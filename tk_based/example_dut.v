==> flow/design.v <==
module EXAMPLE_DUT(
    input  wire       CLK,
    input  wire [9:0] SW,
    input  wire [3:0] KEY,
    output wire [9:0] LED,
    output reg  [6:0] HEX0 = 7'b1111110,
    output wire [6:0] HEX1,
    output wire [6:0] HEX2,
    output wire [6:0] HEX3,
    output wire [6:0] HEX4,
    output wire [6:0] HEX5
);
assign LED = SW ^ {6'd0, {~KEY}};
assign HEX1 = {HEX0[5:0], HEX0[6]};
assign HEX2 = {HEX1[5:0], HEX1[6]};
assign HEX3 = {HEX2[5:0], HEX2[6]};
assign HEX4 = {HEX3[5:0], HEX3[6]};
assign HEX5 = {HEX4[5:0], HEX4[6]};
always @(posedge CLK) begin
    HEX0 <= HEX1;
end
endmodule
== Reports on EXAMPLE_DUT ==
The steps from the RTL of EXAMPLE_DUT to its reports follow in flow order.
Line numbers count from 1 in the design file above.
Library cell names are shortened.
The mark - stands for no value.
Set-up
  design top: EXAMPLE_DUT
  clock: CLK
  cell library: sky130hd
  corner: tt_025C_1v80

== Word level ==
Counts by Yosys on the flattened word-level netlist (proc, flatten, opt, wreduce; memories kept). Register bits leave out memories and registers merged into their read ports (data or address); mux counts leave out enables and synchronous resets folded into registers. Print and check cells are left out. Cells with the same type and inputs are merged into one.
Word-level totals
  register bits after elaboration: 7
Operators by class
  bitwise logic cells: 2
Operators with widths (count)
  10-bit by 4-bit XOR with 10-bit output: 1
  4-bit inverter: 1

== Longest topological paths ==
Depth = most cells in a row (Yosys ltp): at word level without a register or memory, in the mapped netlist without a sequential cell, where the memories' decode and read muxes count.
Logic depth
  depth after elaboration: 2
  ABC_AREA: 0
  depth in mapped cells: 1
  gate-level depth less buffers: 1

== Synthesis result ==
Yosys stat after the flow's synthesis: flattened, memories mapped to cells. It holds for the ABC_AREA given above (unset counts as 0); a run with the other value may have another netlist.
Synthesis totals
  cell area after synthesis: 483.0 um^2
  mapped flip-flops: 7
  cells in the netlist: 52
  area of sequential cells: 140.1 um^2
  buffer cells: 41
Cell types (count)
  buf_4: 41
  dfxtp_1: 7
  xnor2_1: 4

== Worst setup path after synthesis ==
Source: OpenSTA report_checks on the synthesized netlist (no wires, ideal clock, input and output delay 20% of the period each), path of least setup slack; recovery checks are left aside. Register names are those of the netlist, which keeps one name where synthesis merged equal registers.
Path post-synthesis
  path type: register -> output
  start: register HEX0[6]
  end: output port HEX1[0]
  required time: 0.591 ns
  output delay: 0.148 ns
  stages: 2
  time at the first pin: 0.000 ns
  slack: 0.002 ns
  delay of the path: 0.589 ns
  arrival time: 0.589 ns
  period: 0.739 ns
  synthesis period reached: 0.737 ns
"delay of the path" = arrival - input delay + setup time.
At an output port there is no setup time.
"stages": output pins that drive a net of the path, with the launching flip-flop's if there is one; two outputs of one cell count as two.
"synthesis period reached" is the clock period less the worst setup slack; recovery checks do not enter. This is arithmetic on one report: input and output delays are still those of the set period (20% each).
On the way, post-synthesis
  cell sequence: dfxtp_1 buf_4
  length of the longest elaborated chain: 0
RTL lines, path post-synthesis
  start: declaration: line 6  | output reg  [6:0] HEX0 = 7'b1111110,
  start: assignment: line 20  | HEX0 <= HEX1;
  end: declaration: line 7  | output wire [6:0] HEX1,

== Timing after layout ==
Path of least setup slack in the final report of run A (OpenROAD, finished layout, wires in). Where an end is a register, its clock arrival counts in the times.
Path after layout
  path type: register -> output
  start: register HEX0[4]
  end: output port HEX4[1]
  stages: 4
  output delay: 0.25 ns
  required time: 0.99 ns
  period: 1.24 ns
  time at the first pin: 0.25 ns
  arrival time: 0.98 ns
  slack: 0.01 ns
On the way, after layout
  cell sequence: dfxtp_4 buf_4 buf_4 buf_4
  length of the longest elaborated chain: 0
RTL lines, path after layout
  start: declaration: line 6  | output reg  [6:0] HEX0 = 7'b1111110,
  start: assignment: line 20  | HEX0 <= HEX1;
  end: declaration: line 10  | output wire [6:0] HEX4,

Memo
Re: implementation data of EXAMPLE_DUT

Below are 2 stored runs of the flow (Yosys, OpenROAD; platform sky130hd) on EXAMPLE_DUT, each with its settings and what was measured, unordered. Constraints: input delay and output delay 20% of the set period each, output load 0.01 pF.
"achieved clock period (ns)" = clock period - worst setup slack. The figure is calculated, with input and output delays left at 20% of the set period.
"finish__power__total": no workload was simulated; the value follows from the tool's default switching activity.

settings of run A
{
  "period_ns": 1.24,
  "CORE_UTILIZATION": 23,
  "CELL_PAD_IN_SITES_DETAIL_PLACEMENT": 0,
  "ABC_AREA": 0,
  "GPL_TIMING_DRIVEN": 0,
  "GPL_ROUTABILITY_DRIVEN": 1,
  "CTS_CLUSTER_DIAMETER": 380,
  "CAP_MARGIN": 10,
  "MAX_ROUTING_LAYER": "met4",
  "CORE_MARGIN": 2,
  "SLEW_MARGIN": 20
}
report of run A
yosys chip area after synthesis (um^2): 483.0
finish__design__die__area: 2482.5
finish__design__instance__area__stdcell: 1092.3
finish__design__instance__utilization: 0.5568
finish__timing__setup__ws: 0.015
finish__timing__hold__ws: 0.394
finish__power__total: 5.066e-04
achieved clock period (ns): 1.225

settings of run B
{
  "period_ns": 0.782,
  "CORE_UTILIZATION": 22,
  "SETUP_SLACK_MARGIN": 0.01,
  "PLACE_DENSITY_LB_ADDON": 0.14,
  "CORE_ASPECT_RATIO": 0.56,
  "GPL_ROUTABILITY_DRIVEN": 1,
  "CTS_CLUSTER_DIAMETER": 218,
  "SLEW_MARGIN": 20,
  "CAP_MARGIN": 20,
  "CORE_MARGIN": 2
}
report of run B
yosys chip area after synthesis (um^2): 483.0
finish__design__die__area: 2601.8
finish__design__instance__area__stdcell: 611.8
finish__design__instance__utilization: 0.3019
finish__timing__setup__ws: -0.108
finish__timing__hold__ws: 0.313
finish__power__total: 9.032e-04
achieved clock period (ns): 0.890
